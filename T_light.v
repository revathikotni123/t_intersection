==> flow/design.v <==
`timescale 1ns / 1ps
module Traffic_Light_Controller(
    input clk,rst,
    output reg [2:0]light_M1,
    output reg [2:0]light_S,
    output reg [2:0]light_MT,
    output reg [2:0]light_M2,
    output  reg [3:0]count,
    output reg[2:0] ps
    );
    parameter  S1=0, S2=1, S3 =2, S4=3, S5=4,S6=5;
    parameter  sec7=7,sec5=5,sec2=2,sec3=3;
    always@(posedge clk or posedge rst)
        begin
        if(rst==1)
        begin
        ps<=S1;
        count<=0;
        end
        else
            case(ps)
                S1: if(count<sec7)
                        begin
                        ps<=S1;
                        count<=count+1;
                        end
                    else
                        begin
                        ps<=S2;
                        count<=0;
                        end
                S2: if(count<sec2)
                        begin
                        ps<=S2;
                        count<=count+1;
                        end
                    else
                        begin
                        ps<=S3;
                        count<=0;
                        end
                S3: if(count<sec5)
                        begin
                        ps<=S3;
                        count<=count+1;
                        end
                    else
                        begin
                        ps<=S4;
                        count<=0;
                        end
                S4:if(count<sec2)
                        begin
                        ps<=S4;
                        count<=count+1;
                        end
                    else
                        begin
                        ps<=S5;
                        count<=0;
                        end
                S5:if(count<sec3)
                        begin
                        ps<=S5;
                        count<=count+1;
                        end
                    else
                        begin
                        ps<=S6;
                        count<=0;
                        end
                S6:if(count<sec2)
                        begin
                        ps<=S6;
                        count<=count+1;
                        end
                    else
                        begin
                        ps<=S1;
                        count<=0;
                        end
                default: ps<=S1;
                endcase
            end   
            always@(ps)    
            begin
                case(ps)
                    S1:
                    begin
                       light_M1<=3'b001;
                       light_M2<=3'b001;
                       light_MT<=3'b100;
                       light_S<=3'b100;
                    end
                    S2:
                    begin 
                       light_M1<=3'b001;
                       light_M2<=3'b010;
                       light_MT<=3'b100;
                       light_S<=3'b100;
                    end
                    S3:
                    begin
                       light_M1<=3'b001;
                       light_M2<=3'b100;
                       light_MT<=3'b001;
                       light_S<=3'b100;
                    end
                    S4:
                    begin
                       light_M1<=3'b010;
                       light_M2<=3'b100;
                       light_MT<=3'b010;
                       light_S<=3'b100;
                    end
                    S5:
                    begin
                       light_M1<=3'b100;
                       light_M2<=3'b100;
                       light_MT<=3'b100;
                       light_S<=3'b001;
                    end
                    S6:
                    begin 
                       light_M1<=3'b100;
                       light_M2<=3'b100;
                       light_MT<=3'b100;
                       light_S<=3'b010;
                    end
                    default:
                    begin 
                       light_M1<=3'b000;
                       light_M2<=3'b000;
                       light_MT<=3'b000;
                       light_S<=3'b000;
                    end
                    endcase
            end                
endmodule
======== From RTL to reports: Traffic_Light_Controller ========
Tool output for the design above, in the order of the flow.
Lines are those of the file above, counted from 1.
Operators: Yosys type, input widths -> output width; for muxes data width and select width s.
Library cell names are shortened.
The mark - stands for no value.
inputs
  design top .............................. Traffic_Light_Controller
  clock ................................... clk
  standard-cell library ................... sky130hd
  library corner .......................... tt_025C_1v80

======== Elaborated design ========
Counts by Yosys on the flattened word-level netlist (proc, flatten, opt, wreduce; memories kept). Register bits leave out memories and registers merged into their read ports (data or address). Print and check cells are left out. Cells with the same type and inputs are merged into one.
storage and ports
  register bits ........................... 7
  bits in latches ......................... 0
  RAM bits ................................ 0
  bits in read-only memories .............. 0
  word width x clocked read ports ......... 0
  memories ................................ 0
  bits of input ports ..................... 2
  output and inout bits ................... 19
  word-level cells ........................ 36
operators by class
  add/sub/neg operators ................... 1
  multiply operators ...................... 0
  div/mod/pow operators ................... 0
  order comparisons ....................... 4
  eq/ne operators ......................... 5
  shift-type cells ........................ 0
  muxes and demuxes ....................... 16
  bitwise gates (word level) .............. 0
  reductions and logical operators ........ 8
operator list
  operator             count
  $pmux 3 s3           4
  $pmux 3 s6           1
  $pmux 4 s4           1
  $mux 4               4
  $reduce_or 4->1      3
  $lt 4x2->1 const B   2
  $lt 4x3->1 const B   2
  $eq 3x2->1 const B   2
  $eq 3x3->1 const B   2
  $reduce_or 3->1      2
  $reduce_bool 6->1    1
  $mux 3               2
  $add 4x1->4 const B  1
  $eq 3x1->1 const B   1
  $logic_not 3->1      1
  $mux 1               3
  $reduce_or 2->1      1
  $mux 2               1

======== Depth ========
Longest topological path by Yosys (ltp), each cell counted once; first at word level (registers and memories cut), then after technology mapping (sequential cells cut; the memories' decode and read muxes count).
logic depth
  depth after elaboration ................. 3
  ABC_AREA ................................ 0
  depth in mapped cells ................... 6
  gate-level depth less buffers ........... 6

======== Mapped cells and area ========
Source: synth_stat.txt of the flow (Yosys; design flattened, memories mapped). It holds for the ABC_AREA given above (unset counts as 0); a run with the other value may have another netlist.
mapped netlist
  standard cells after synthesis .......... 81
  chip area (Yosys) ....................... 646.9 um^2
  sequential area ......................... 175.2 um^2
  flip-flops .............................. 7
  buffers ................................. 8
cell types
  type      count  area in all (um^2)
  dfrtp_1   7      175.168
  ha_1      7      87.584
  a21oi_1   9      45.043
  nor3_1    6      30.029
  nand2_1   7      26.275
  nor2_1    6      22.522
  nand3_1   4      20.019
  nor4_1    3      18.768
  nor4b_1   2      17.517
  clkbuf_1  4      15.014
  inv_1     4      15.014
  nand2b_4  1      13.763
  nand2b_1  2      12.512
  o31ai_2   1      12.512
  buf_6     1      11.261
  or4_4     1      11.261
  a41o_1    1      10.01
  buf_2     2      10.01
Other cell types: 13; their cells: 13.

======== Timing after synthesis ========
Source: OpenSTA report_checks on the synthesized netlist (no wires, ideal clock, input and output delay 20% of the period each), path of least setup slack; recovery checks are left aside. Register names are those of the netlist, which keeps one name where synthesis merged equal registers.
timing after synthesis
  kind .................................... register -> output
  from .................................... register ps[1]
  to ...................................... output light_MT[1]
  clock period ............................ 2.4 ns
  output delay ............................ 0.480 ns
  time at the first pin ................... 0.000 ns
  arrival ................................. 1.421 ns
  required time ........................... 1.920 ns
  path slack .............................. 0.499 ns
  delay of the path ....................... 1.421 ns
  stages .................................. 5
  buffers on the path ..................... 2
  period reached after synthesis .......... 1.901 ns
"delay of the path" is the arrival time less input delay plus setup time.
At an output port there is no setup time.
"stages" counts driving pins, that of a launching flip-flop among them; a cell with two outputs on the path counts twice.
"period reached after synthesis" = period - worst setup slack (recovery checks aside). The figure is calculated, with input and output delays left at 20% of the set period.
The rows between start and end are the longest chain of elaborated cells between them; the timing report does not say that the signal goes this way. Where chains are equally long, one stands for them.
Each line given opens the expression or statement behind the cell; cells for indexed reads and writes are added by Yosys, which also makes memories of some case tables.
A register here has more assigning lines than the two given.
between the ends, after synthesis
  cell sequence ........................... dfrtp_1 -> ha_1 -> clkbuf_1 -> nor3_1 -> buf_4
  length of the longest elaborated chain .. 3
  elaborated cells on any way between the ends .. 8
  those cells by class .................... 5 x eq/ne; 1 x mux; 2 x reduce/logical
ends and longest elaborated chain, after synthesis
  element          line  RTL
  from (decl)      9     output reg[2:0] ps
  from (assign)    17    ps<=S1;
  from (assign)    24    ps<=S1;
  $eq 3x3->1       87    case(ps)
  $reduce_or 4->1  -
  $pmux 3 s3       87
  to (decl)        6     output reg [2:0]light_MT,
Nets of the timed path that keep an RTL name, with a line that drives or declares them; the list need not be complete.
nets with RTL names, path after synthesis
  net          line
  light_M1[1]  87

======== Path in the finished layout ========
Path of least setup slack in the final report of record 1 (OpenROAD, finished layout, wires in). Where an end is a register, its clock arrival counts in the times.
timing after layout
  kind .................................... register -> output
  from .................................... register ps[1]
  to ...................................... output light_M2[1]
  clock period ............................ 3.19 ns
  output delay ............................ 0.64 ns
  time at the first pin ................... 0.25 ns
  arrival ................................. 2.07 ns
  required time ........................... 2.55 ns
  path slack .............................. 0.48 ns
  stages .................................. 4
  buffers on the path ..................... 1
The rows between start and end are the longest chain of elaborated cells between them; the timing report does not say that the signal goes this way. Where chains are equally long, one stands for them.
A register here has more assigning lines than the two given.
between the ends, after layout
  cell sequence ........................... dfrtp_1 -> ha_1 -> nor4b_1 -> clkdlybuf4s50_1
  length of the longest elaborated chain .. 3
  elaborated cells on any way between the ends .. 8
  those cells by class .................... 5 x eq/ne; 1 x mux; 2 x reduce/logical
ends and longest elaborated chain, after layout
  element          line  RTL
  from (decl)      9     output reg[2:0] ps
  from (assign)    17    ps<=S1;
  from (assign)    24    ps<=S1;
  $eq 3x3->1       87    case(ps)
  $reduce_or 4->1  -
  $pmux 3 s3       87
  to (decl)        7     output reg [2:0]light_M2,

Subject: Traffic_Light_Controller on sky130hd, stored results

Hello all,

Traffic_Light_Controller through Yosys and OpenROAD on sky130hd: 2 stored runs, unordered, with their settings and measured results. The constraints put input and output delay at 20% of the set period each and load the outputs with 0.01 pF.
"achieved clock period (ns)" = clock period - worst setup slack. The figure is calculated, with input and output delays left at 20% of the set period.
"worst setup path time (ns)" is the time allowed to the run's worst setup path (the clock period less input and output delay, where it has them) less its slack. Clock arrival times count: a late capture clock shortens it, a late launch clock lengthens it.
By "finish__power__total" is meant OpenSTA's value without simulated activity: inputs other than the clock are taken to toggle once in ten clock periods, and the tool carries that through the logic.

Flow files of record 1
==> flow/run.sh <==
#!/bin/bash
# the make line also repeats the synthesis and layout settings of config.mk as NAME=value (left out here)
make -C /OpenROAD-flow-scripts/flow DESIGN_CONFIG=/design/flow/config.mk WORK_HOME=/design/flow/orfs CLKGATE_MAP_FILE= finish
==> flow/config.mk <==
export PLATFORM = sky130hd
export DESIGN_NAME = Traffic_Light_Controller
export DESIGN_NICKNAME = Traffic_Light_Controller
export VERILOG_FILES = /design/flow/design.v
export SDC_FILE = /design/flow/constraint.sdc
export NUM_CORES = 4
export LEC_CHECK = 0
export CAP_MARGIN = 20
export CELL_PAD_IN_SITES_DETAIL_PLACEMENT = 0
export CORE_MARGIN = 4
export CORE_UTILIZATION = 27
export CTS_CLUSTER_DIAMETER = 98
export HOLD_SLACK_MARGIN = 0.22
export PLACE_DENSITY_LB_ADDON = 0.23
export SETUP_SLACK_MARGIN = 0.15
export SLEW_MARGIN = 0
==> flow/constraint.sdc <==
create_clock -name core_clock -period 3.19 [get_ports {clk}]
set_input_delay 0.6380 -clock core_clock [delete_from_list [all_inputs] [get_ports {clk}]]
set_output_delay 0.6380 -clock core_clock [all_outputs]
set_load 0.01 [all_outputs]

report of record 1
yosys chip area after synthesis (um^2): 646.9
finish__design__die__area: 3242.7
finish__design__instance__area__stdcell: 864.6
finish__design__instance__utilization: 0.3835
finish__timing__setup__ws: 0.484
finish__timing__setup__tns: 0.000
finish__timing__hold__ws: 0.582
finish__power__total: 1.731e-04
achieved clock period (ns): 2.706
worst setup path time (ns): 2.07
worst setup path kind: register -> output

Flow files of record 2
==> flow/run.sh <==
#!/bin/bash
# the make line also repeats the synthesis and layout settings of config.mk as NAME=value (left out here)
make -C /OpenROAD-flow-scripts/flow DESIGN_CONFIG=/design/flow/config.mk WORK_HOME=/design/flow/orfs CLKGATE_MAP_FILE= finish
==> flow/config.mk <==
export PLATFORM = sky130hd
export DESIGN_NAME = Traffic_Light_Controller
export DESIGN_NICKNAME = Traffic_Light_Controller
export VERILOG_FILES = /design/flow/design.v
export SDC_FILE = /design/flow/constraint.sdc
export NUM_CORES = 4
export LEC_CHECK = 0
export ABC_AREA = 0
export CAP_MARGIN = 10
export CELL_PAD_IN_SITES_DETAIL_PLACEMENT = 0
export CORE_MARGIN = 7
export CORE_UTILIZATION = 20
export CTS_CLUSTER_DIAMETER = 75
export GPL_TIMING_DRIVEN = 0
export MAX_ROUTING_LAYER = met5
export PLACE_DENSITY_LB_ADDON = 0.24
export SLEW_MARGIN = 20
export TNS_END_PERCENT = 40
==> flow/constraint.sdc <==
create_clock -name core_clock -period 2.08 [get_ports {clk}]
set_input_delay 0.4160 -clock core_clock [delete_from_list [all_inputs] [get_ports {clk}]]
set_output_delay 0.4160 -clock core_clock [all_outputs]
set_load 0.01 [all_outputs]

report of record 2
yosys chip area after synthesis (um^2): 646.9
finish__design__die__area: 5022.6
finish__design__instance__area__stdcell: 1036.0
finish__design__instance__utilization: 0.3393
finish__timing__setup__ws: 0.068
finish__timing__setup__tns: 0.000
finish__timing__hold__ws: 0.398
finish__power__total: 2.600e-04
achieved clock period (ns): 2.013
worst setup path time (ns): 1.60
worst setup path kind: register -> output

Thanks
